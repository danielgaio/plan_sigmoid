==> flow/design.v <==
interface intf;
	logic [15:0]x;
	logic clk;
	logic reset;
	logic [15:0]f_x;
	modport DUT (input x,clk,reset, output f_x);
	modport TEST (output x,clk,reset, input f_x);
endinterface
`timescale 1ns / 1ps
module plan_sigmoid (
	input 	logic [15:0] x,
	input 	logic clk,
	output 	logic [15:0] f_x
);
	always @ (posedge clk) begin
		if (x >= 5120) begin
			f_x <= 1024;
		end else if (x >= 2432 && x < 5120) begin
			f_x <= ((x >> 5) + 864);
		end else if (x >= 1024 && x < 2432) begin
			f_x <= ((x >> 3) + 640);
		end else if (x >= 0 && x < 1024) begin
			f_x <= ((x >> 2) + 512);
		end else begin
			f_x <= 'bx;
		end
	end  
endmodule
======== Tool chain data of plan_sigmoid ========
The steps from the RTL of plan_sigmoid to its reports follow in flow order.
Lines are those of the file above, counted from 1.
Operators carry their Yosys type and port widths (W data, S select, Z words).
The mark - stands for no value.
inputs
  design top .............................. plan_sigmoid
  clock ................................... clk
  cell library ............................ sky130hd
  timing corner ........................... tt_025C_1v80

======== After elaboration ========
Counts by Yosys on the flattened word-level netlist (proc, flatten, opt, wreduce; memories kept). Register bits leave out memories and registers merged into their read ports (data or address); mux counts leave out enables and synchronous resets folded into registers. Print and check cells are left out. Cells with the same type and inputs are merged into one.
word-level totals
  register bits ........................... 16
  bits of input ports ..................... 17
  output and inout bits ................... 16
  elaborated cells ........................ 17
cells by class
  add/subtract/negate cells ............... 3
  order comparisons ....................... 7
  muxes and demuxes ....................... 3
  reduce/logical cells .................... 3
operators with widths
  operator                  number
  $mux W16                  3
  $ge A16 B1 Y1 const B     1
  $ge A16 B11 Y1 const B    1
  $lt A16 B11 Y1 const B    1
  $ge A16 B12 Y1 const B    1
  $lt A16 B12 Y1 const B    1
  $ge A16 B13 Y1 const B    1
  $lt A16 B13 Y1 const B    1
  $add A14 B10 Y15 const B  1
  $add A13 B10 Y14 const B  1
  $add A11 B10 Y12 const B  1
  $logic_and A1 B1 Y1       3

======== Depth ========
Depth = most cells in a row (Yosys ltp): at word level without a register or memory, in the mapped netlist without a sequential cell, where the memories' decode and read muxes count.
depth
  word-level depth ........................ 5
  ABC_AREA ................................ 0
  depth in mapped cells ................... 8
  mapped depth without buffers ............ 6

======== Mapped cells and area ========
The flow's flattened synthesis, as Yosys stat reports it; memories are mapped. The netlist is that of the ABC_AREA named above (0 if unset); the other value can give another one.
cells by type
  type                        number  area in all (um2)
  sky130_fd_sc_hd__dfxtp_1    15      300.288
  sky130_fd_sc_hd__ha_1       7       87.584
  sky130_fd_sc_hd__a311oi_1   7       61.309
  sky130_fd_sc_hd__a211oi_1   6       45.043
  sky130_fd_sc_hd__a21o_1     5       37.536
  sky130_fd_sc_hd__o21ai_0    7       35.034
  sky130_fd_sc_hd__mux2i_1    3       30.029
  sky130_fd_sc_hd__nand3_1    6       30.029
  sky130_fd_sc_hd__buf_6      2       22.522
  sky130_fd_sc_hd__or4_4      2       22.522
  sky130_fd_sc_hd__a2111oi_0  2       17.517
  sky130_fd_sc_hd__xnor2_1    2       17.517
  sky130_fd_sc_hd__xor2_1     2       17.517
  sky130_fd_sc_hd__o41ai_2    1       16.266
  sky130_fd_sc_hd__a221oi_2   1       15.014
  sky130_fd_sc_hd__inv_1      4       15.014
  sky130_fd_sc_hd__a211oi_2   1       12.512
  sky130_fd_sc_hd__nand2_1    3       11.261
Not listed: further types 16, cells in them 19.
synthesis totals
  cell count .............................. 95
  synthesis area .......................... 918.4 um2
  sequential area ......................... 300.3 um2
  flip-flop cells ......................... 15
  buffers ................................. 7

======== Timing after synthesis ========
OpenSTA on the mapped netlist: ideal clock, no wires. The path of least setup slack (recovery checks aside). Input and output delay are each 20% of the period. Register names are those of the netlist, which keeps one name where synthesis merged equal registers.
timing post-synthesis
  path type ............................... input to register
  start point ............................. input port x[0]
  end point ............................... register f_x[10]
  period .................................. 3.41 ns
  external input delay .................... 0.682 ns
  setup time .............................. 0.122 ns
  launch time at the first pin ............ 0.682 ns
  data arrival time ....................... 2.456 ns
  required time ........................... 3.288 ns
  setup slack ............................. 0.832 ns
  delay of the path ....................... 1.896 ns
  stages on the path ...................... 6
  buffers on the path ..................... 2
  period reached after synthesis .......... 2.578 ns
"delay of the path" is the arrival time less input delay plus setup time.
"stages on the path" counts driving pins, that of a launching flip-flop among them; a cell with two outputs on the path counts twice.
"period reached after synthesis" is the clock period less the worst setup slack; recovery checks do not enter. This is arithmetic on one report: input and output delays are still those of the set period (20% each).
Between the ends stands the longest chain of elaborated cells between them, by number of cells; it is not shown to be the way that was timed. Of several equally long chains one is given.
Each line given opens the expression or statement behind the cell; cells for indexed reads and writes are added by Yosys, which also makes memories of some case tables.
At most two assigning lines are given for a register; there are more.
on the way, post-synthesis
  cells stage by stage .................... sky130_fd_sc_hd__or4_1 -> sky130_fd_sc_hd__or4_4 -> sky130_fd_sc_hd__buf_6 -> sky130_fd_sc_hd__a21o_1 -> sky130_fd_sc_hd__buf_6 -> sky130_fd_sc_hd__o32a_1
  cells in the longest elaborated chain ... 5
  elaborated cells between the ends (all ways) .. 13
  RTL lines with such cells ............... 4
  those cells by class .................... compare (7); mux (3); reduce/logical (3)
RTL lines, path post-synthesis
  element              RTL line  RTL
  start, declared      11        input logic [15:0] x,
  $ge A16 B1 Y1        22        end else if (x >= 0 && x < 1024) begin
  $logic_and A1 B1 Y1  22
  $mux W16             22
  $mux W16             20        end else if (x >= 1024 && x < 2432) begin
  $mux W16             18        end else if (x >= 2432 && x < 5120) begin
  end, assigned        19        f_x <= ((x >> 5) + 864);
  end, assigned        21        f_x <= ((x >> 3) + 640);
  end, declared        13        output logic [15:0] f_x

======== Path in the finished layout ========
From the final timing report of entry A: the path of least setup slack in the routed layout; clock arrival at registers is part of the times.
timing post-layout
  path type ............................... input to register
  start point ............................. input port x[1]
  end point ............................... register f_x[7]
  period .................................. 1.99 ns
  external input delay .................... 0.40 ns
  setup time .............................. 0.08 ns
  launch time at the first pin ............ 0.40 ns
  data arrival time ....................... 2.25 ns
  required time ........................... 2.20 ns
  setup slack ............................. -0.05 ns
  stages on the path ...................... 7
  buffers on the path ..................... 3
Between the ends stands the longest chain of elaborated cells between them, by number of cells; it is not shown to be the way that was timed. Of several equally long chains one is given.
At most two assigning lines are given for a register; there are more.
on the way, post-layout
  cells stage by stage .................... sky130_fd_sc_hd__buf_6 -> sky130_fd_sc_hd__or4_4 -> sky130_fd_sc_hd__or4_4 -> sky130_fd_sc_hd__a21o_1 -> sky130_fd_sc_hd__buf_6 -> sky130_fd_sc_hd__buf_6 -> sky130_fd_sc_hd__a311oi_2
  cells in the longest elaborated chain ... 5
  elaborated cells between the ends (all ways) .. 13
  RTL lines with such cells ............... 4
  those cells by class .................... compare (7); mux (3); reduce/logical (3)
RTL lines, path post-layout
  element              RTL line  RTL
  start, declared      11        input logic [15:0] x,
  $ge A16 B1 Y1        22        end else if (x >= 0 && x < 1024) begin
  $logic_and A1 B1 Y1  22
  $mux W16             22
  $mux W16             20        end else if (x >= 1024 && x < 2432) begin
  $mux W16             18        end else if (x >= 2432 && x < 5120) begin
  end, assigned        19        f_x <= ((x >> 5) + 864);
  end, assigned        21        f_x <= ((x >> 3) + 640);
  end, declared        13        output logic [15:0] f_x

## Implementation results

Measured results for plan_sigmoid: 2 stored runs of the Yosys and OpenROAD flow on sky130hd. The settings differ; the order carries no meaning. The constraints put input and output delay at 20% of the set period each and load the outputs with 0.01 pF.
By "reached clock period" is meant the clock period of the run minus its worst setup slack. This is arithmetic on one report: input and output delays are still those of the set period (20% each).
"time of the worst setup path" means the part of the period allowed to the worst setup path (the constraints hold back 20% at inputs and 20% at outputs) less its slack; where the path has registers, the arrival times of their clocks count too.
"power" is the tool's figure for a default switching activity; nothing was simulated.

======== entry A ========
==> flow/run.sh <==
#!/bin/bash
# the make line also repeats the synthesis and layout settings of config.mk as NAME=value (left out here)
make -C /OpenROAD-flow-scripts/flow DESIGN_CONFIG=/design/flow/config.mk WORK_HOME=/design/flow/orfs CLKGATE_MAP_FILE= finish
==> flow/config.mk <==
export PLATFORM = sky130hd
export DESIGN_NAME = plan_sigmoid
export DESIGN_NICKNAME = plan_sigmoid
export VERILOG_FILES = /design/flow/design.v
export SDC_FILE = /design/flow/constraint.sdc
export NUM_CORES = 4
export LEC_CHECK = 0
export CAP_MARGIN = 40
export CELL_PAD_IN_SITES_GLOBAL_PLACEMENT = 2
export CORE_MARGIN = 10
export CORE_UTILIZATION = 36
export CTS_CLUSTER_DIAMETER = 311
export GPL_TIMING_DRIVEN = 0
export MAX_ROUTING_LAYER = met5
export PLACE_DENSITY_LB_ADDON = 0.05
export SETUP_SLACK_MARGIN = 0.04
export SLEW_MARGIN = 20
==> flow/constraint.sdc <==
create_clock -name core_clock -period 1.99 [get_ports {clk}]
set_input_delay 0.3980 -clock core_clock [delete_from_list [all_inputs] [get_ports {clk}]]
set_output_delay 0.3980 -clock core_clock [all_outputs]
set_load 0.01 [all_outputs]

-------- measured, entry A --------
  Yosys chip area after synthesis ......... 918.4 um2
  die footprint ........................... 4971.0 um2
  standard-cell area after layout ......... 1470.2 um2
  utilization after layout ................ 0.599
  worst setup slack after layout .......... -0.054 ns
  setup TNS ............................... -0.121 ns
  final worst hold slack .................. 0.396 ns
  power ................................... 663.5 uW
  reached clock period .................... 2.044 ns
  time of the worst setup path ............ 1.65 ns
  type of the worst setup path ............ input to register

======== entry B ========
==> flow/run.sh <==
#!/bin/bash
# the make line also repeats the synthesis and layout settings of config.mk as NAME=value (left out here)
make -C /OpenROAD-flow-scripts/flow DESIGN_CONFIG=/design/flow/config.mk WORK_HOME=/design/flow/orfs CLKGATE_MAP_FILE= finish
==> flow/config.mk <==
export PLATFORM = sky130hd
export DESIGN_NAME = plan_sigmoid
export DESIGN_NICKNAME = plan_sigmoid
export VERILOG_FILES = /design/flow/design.v
export SDC_FILE = /design/flow/constraint.sdc
export NUM_CORES = 4
export LEC_CHECK = 0
export CAP_MARGIN = 20
export CORE_MARGIN = 2
export CORE_UTILIZATION = 42
export GPL_ROUTABILITY_DRIVEN = 1
export GPL_TIMING_DRIVEN = 1
export HOLD_SLACK_MARGIN = 0.01
export MIN_ROUTING_LAYER = met1
export PLACE_DENSITY_LB_ADDON = 0.07
export SLEW_MARGIN = 20
==> flow/constraint.sdc <==
create_clock -name core_clock -period 2.15 [get_ports {clk}]
set_input_delay 0.4300 -clock core_clock [delete_from_list [all_inputs] [get_ports {clk}]]
set_output_delay 0.4300 -clock core_clock [all_outputs]
set_load 0.01 [all_outputs]

-------- measured, entry B --------
  Yosys chip area after synthesis ......... 918.4 um2
  die footprint ........................... 2576.6 um2
  standard-cell area after layout ......... 1637.8 um2
  utilization after layout ................ 0.81
  worst setup slack after layout .......... 0.019 ns
  setup TNS ............................... 0.000 ns
  final worst hold slack .................. 0.577 ns
  power ................................... 645.4 uW
  reached clock period .................... 2.131 ns
  time of the worst setup path ............ 1.70 ns
  type of the worst setup path ............ input to register
